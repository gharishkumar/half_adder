==> flow/design.v <==
module half_adder_axi_master_slave (
    input wire clk,
    input wire reset,
    input wire s_a_tvalid,       
    input wire s_a_tdata,        
    output reg s_a_tready,       
    input wire s_b_tvalid,       
    input wire s_b_tdata,        
    output reg s_b_tready,       
    output reg m_sum_tvalid,     
    output reg m_sum_tdata,      
    input wire m_sum_tready,     
    output reg m_carry_tvalid,   
    output reg m_carry_tdata,    
    input wire m_carry_tready    
);
    parameter IDLE                    = 3'b000;
    parameter WAITING_FOR_B_VALID     = 3'b001;
    parameter WAITING_FOR_A_VALID     = 3'b010;
    parameter PROCESS                 = 3'b011;
    parameter WAITING_FOR_SUM_READY   = 3'b100;
    parameter WAITING_FOR_CARRY_READY = 3'b101;
    parameter DONE                    = 3'b110;
    reg [2:0] current_state;
    reg a_reg, b_reg;
    always @(posedge clk or posedge reset) begin
        if (reset) begin
            current_state <= IDLE;
            s_a_tready <= 1'b0;
            s_b_tready <= 1'b0;
            m_sum_tvalid <= 1'b0;
            m_carry_tvalid <= 1'b0;
            a_reg <= 1'b0;
            b_reg <= 1'b0;
        end else begin
            case (current_state)
                IDLE: begin
                    case ({s_a_tvalid, s_b_tvalid})
                            2'b00 : begin
                                current_state <= IDLE;
                                s_a_tready <= 1'b0;
                                s_b_tready <= 1'b0;
                            end
                            2'b01 : begin
                                current_state <= WAITING_FOR_A_VALID;
                                b_reg <= s_b_tdata;
                                s_b_tready <= 1'b1;
                            end
                            2'b10 : begin
                                current_state <= WAITING_FOR_B_VALID;
                                a_reg <= s_a_tdata;
                                s_a_tready <= 1'b1;
                            end
                            2'b11 : begin
                                current_state <= PROCESS;
                                a_reg <= s_a_tdata;
                                b_reg <= s_b_tdata;
                                s_a_tready <= 1'b1;
                                s_b_tready <= 1'b1;
                            end
                        default: begin
                            current_state <= IDLE;
                        end
                    endcase
                end
                WAITING_FOR_A_VALID : begin
                    if (s_a_tvalid == 1'b1) begin
                        current_state <= PROCESS;
                        a_reg <= s_a_tdata;
                        s_a_tready <= 1'b1;
                    end
                end
                WAITING_FOR_B_VALID : begin
                    if (s_b_tvalid == 1'b1) begin
                        current_state <= PROCESS;
                        b_reg <= s_b_tdata;
                        s_b_tready <= 1'b1;
                    end
                end
                PROCESS: begin
                    s_a_tready <= 1'b0;  
                    s_b_tready <= 1'b0;  
                    m_sum_tdata <= a_reg ^ b_reg;  
                    m_carry_tdata <= a_reg & b_reg;  
                    m_carry_tvalid <= 1'b1;  
                    m_sum_tvalid <= 1'b1;  
                    current_state <= DONE;
                end
                DONE: begin
                    case ({m_sum_tready, m_carry_tready})
                        2'b00: begin
                            current_state <= DONE;
                        end
                        2'b01: begin
                            m_carry_tvalid <= 1'b0;  
                            current_state <= WAITING_FOR_SUM_READY;
                        end
                        2'b10: begin
                            m_sum_tvalid <= 1'b0;  
                            current_state <= WAITING_FOR_CARRY_READY;
                        end
                        2'b11: begin
                            m_carry_tvalid <= 1'b0;  
                            m_sum_tvalid <= 1'b0;  
                            current_state <= IDLE;
                        end
                        default: begin
                            current_state <= DONE;
                        end
                    endcase
                end
                WAITING_FOR_CARRY_READY : begin
                    if (m_carry_tready == 1'b1) begin
                        m_carry_tvalid <= 1'b0;  
                        current_state <= IDLE;
                    end
                end
                WAITING_FOR_SUM_READY : begin
                    if (m_sum_tready == 1'b1) begin
                        m_sum_tvalid <= 1'b0;  
                        current_state <= IDLE;
                    end
                end
                default: begin
                    current_state <= IDLE;
                end
            endcase
        end
    end
endmodule
Step by step through the tools: half_adder_axi_master_slave --
Tool output for the design above, in the order of the flow. Lines are those of the file above, counted from 1. Operators carry their Yosys type and port widths (W data, S select, Z words). The mark - stands for no value.
Design: top module half_adder_axi_master_slave, clock clk, library sky130hd, library corner tt_025C_1v80

Word level --
Source: Yosys, flattened and elaborated, memories not mapped. Widths are those after wreduce. Registers that Yosys merges into a memory's read port (data or address) are not register bits. Print and check cells do not count. Equal cells are merged and count once.
Storage and ports: cells after elaboration 80, bits in registers 11, output and inout bits 6, input bits 8
Operators by class: reduce/logical cells 21, equal/unequal tests 22, multiplexer cells 25, bitwise logic cells 3
Operators by type and width (count):
- $pmux W3 S4 | 2
- $pmux W3 S7 | 1
- $reduce_and A3 Y1 | 6
- $ne A2 B2 Y1 const B | 8
- $reduce_bool A3 Y1 | 4
- $pmux W1 S3 | 4
- $mux W3 | 4
- $mux W1 | 10
- $eq A3 B3 Y1 const B | 3
- $eq A2 B2 Y1 const B | 4
- $reduce_or A2 Y1 | 4
- $pmux W1 S2 | 4
- $eq A3 B2 Y1 const B | 2
- $ne A3 B3 Y1 const B | 2
- $eq A2 B1 Y1 const B | 2
- $logic_not A2 Y1 | 2
- $reduce_bool A2 Y1 | 2
- $reduce_and A4 Y1 | 1
- $eq A3 B1 Y1 const B | 1
- $logic_not A3 Y1 | 1
- $reduce_and A2 Y1 | 1
- $and A1 B1 Y1 | 1
- $xor A1 B1 Y1 | 1
- $not A1 Y1 | 1

Depth --
Depth = most cells in a row (Yosys ltp): at word level without a register or memory, in the mapped netlist without a sequential cell, where the memories' decode and read muxes count.
Depth: depth in word-level cells 4, ABC_AREA 0, mapped depth 3, depth with buffers taken out 2

After synthesis --
The flow's flattened synthesis, as Yosys stat reports it; memories are mapped. The netlist is that of the ABC_AREA named above (0 if unset); the other value can give another one. Totals and module areas in this step are rounded.
Mapped netlist: flip-flop cells 15, buffers 2, sequential part of the area 386.6 um^2, mapped area 644.4 um^2, cells in the netlist 52
Cells by type:
- sky130_fd_sc_hd__dfrtp_1 | count 12, area in all 300.288 um^2
- sky130_fd_sc_hd__edfxtp_1 | count 2, area in all 60.058 um^2
- sky130_fd_sc_hd__mux2i_1 | count 3, area in all 30.029 um^2
- sky130_fd_sc_hd__dfstp_2 | count 1, area in all 26.275 um^2
- sky130_fd_sc_hd__nor2_1 | count 6, area in all 22.522 um^2
- sky130_fd_sc_hd__o21ai_2 | count 2, area in all 17.517 um^2
- sky130_fd_sc_hd__a21o_1 | count 2, area in all 15.014 um^2
- sky130_fd_sc_hd__a21oi_1 | count 3, area in all 15.014 um^2
- sky130_fd_sc_hd__mux2_4 | count 1, area in all 15.014 um^2
- sky130_fd_sc_hd__o21ai_0 | count 3, area in all 15.014 um^2
- sky130_fd_sc_hd__ha_1 | count 1, area in all 12.512 um^2
- sky130_fd_sc_hd__nor2b_1 | count 2, area in all 12.512 um^2
- sky130_fd_sc_hd__buf_6 | count 1, area in all 11.261 um^2
- sky130_fd_sc_hd__inv_1 | count 3, area in all 11.261 um^2
- sky130_fd_sc_hd__mux2_2 | count 1, area in all 11.261 um^2
- sky130_fd_sc_hd__a221o_1 | count 1, area in all 10.01 um^2
- sky130_fd_sc_hd__a22o_1 | count 1, area in all 8.758 um^2
- sky130_fd_sc_hd__nand4b_1 | count 1, area in all 8.758 um^2
Not listed: further types 6, cells in them 6.

Timing after synthesis --
OpenSTA on the mapped netlist: ideal clock, no wires. The path of least setup slack (recovery checks aside). Input and output delay are each 20% of the period. Register names are those of the netlist, which keeps one name where synthesis merged equal registers.
Path after synthesis: path kind register to register, start point register current_state, end point register b_reg, arrival 956 ps, library setup time 125 ps, buffers on the path 1, path slack 119 ps, data required time 1075 ps, stages 4, clock period 1200 ps, delay of the path 1081 ps, launch time at the first pin 0 ps, period reached after synthesis 1081 ps
"delay of the path" is the arrival time less input delay plus setup time. "stages" counts driving pins, that of a launching flip-flop among them; a cell with two outputs on the path counts twice. "period reached after synthesis" is the clock period less the worst setup slack; recovery checks do not enter. This is arithmetic on one report: input and output delays are still those of the set period (20% each). An end named without its bit number is one bit of that signal or, where synthesis recoded a state register, one of its new flip-flops. A register here has more assigning lines than the two given.
Between the ends, after synthesis: cells stage by stage sky130_fd_sc_hd__dfstp_2 -> sky130_fd_sc_hd__buf_6 -> sky130_fd_sc_hd__o21ai_2 -> sky130_fd_sc_hd__mux2_4
Ends and longest elaborated chain, after synthesis:
- start: declaration | RTL line 24 | reg [2:0] current_state;
- start: assignment | RTL line 28 | current_state <= IDLE;
- start: assignment | RTL line 40 | current_state <= IDLE;
- end: assignment | RTL line 46 | b_reg <= s_b_tdata;
- end: assignment | RTL line 57 | b_reg <= s_b_tdata;
- end: declaration | RTL line 25 | reg a_reg, b_reg;
Chain of elaborated cells between the ends: none given.

Timing after layout --
Path of least setup slack in the final report of entry A (OpenROAD, finished layout, wires in). Where an end is a register, its clock arrival counts in the times. The path's times are printed in steps of 10 ps; the period is the one set.
Path after layout: path kind register to register, start point register current_state, end point register b_reg, clock period 718 ps, library setup time 110 ps, launch time at the first pin 280 ps, path slack -400 ps, data required time 890 ps, arrival 1290 ps, buffers on the path 0, stages 3
An end named without its bit number is one bit of that signal or, where synthesis recoded a state register, one of its new flip-flops. A register here has more assigning lines than the two given.
Between the ends, after layout: cells stage by stage sky130_fd_sc_hd__dfstp_2 -> sky130_fd_sc_hd__o21ai_2 -> sky130_fd_sc_hd__mux2_4
Ends and longest elaborated chain, after layout:
- start: declaration | RTL line 24 | reg [2:0] current_state;
- start: assignment | RTL line 28 | current_state <= IDLE;
- start: assignment | RTL line 40 | current_state <= IDLE;
- end: assignment | RTL line 46 | b_reg <= s_b_tdata;
- end: assignment | RTL line 57 | b_reg <= s_b_tdata;
- end: declaration | RTL line 25 | reg a_reg, b_reg;
Chain of elaborated cells between the ends: none given.

Ticket comment

half_adder_axi_master_slave through Yosys and OpenROAD on sky130hd: 2 stored runs, unordered, with their settings and measured results. The constraints put input and output delay at 20% of the set period each and load the outputs with 0.01 pF.
By "achieved clock period" is meant the clock period of the run minus its worst setup slack. This is arithmetic on one report: input and output delays are still those of the set period (20% each).
By "power" is meant OpenSTA's value without simulated activity: inputs other than the clock are taken to toggle once in ten clock periods, and the tool carries that through the logic.
The results are shown rounded.
[entry A] settings: period_ns=0.718, CAP_MARGIN=20, CORE_MARGIN=2, CORE_UTILIZATION=40, SLEW_MARGIN=20
[entry A] result: chip area after synthesis (Yosys) 644.4 um^2, die area 1948 um^2, standard-cell area of the final layout 945.9 um^2, worst setup slack after layout -405 ps, power 1444 uW, achieved clock period 1123 ps
[entry B] settings: period_ns=1.65, CORE_UTILIZATION=58, SETUP_SLACK_MARGIN=0.11, PLACE_DENSITY=0.6, CORE_ASPECT_RATIO=1.23, CORE_MARGIN=2, CELL_PAD_IN_SITES_DETAIL_PLACEMENT=2, ABC_AREA=0, GPL_ROUTABILITY_DRIVEN=1, CTS_CLUSTER_DIAMETER=365, CAP_MARGIN=20, SLEW_MARGIN=20
[entry B] result: did not finish, placement stopped with DPL-0033
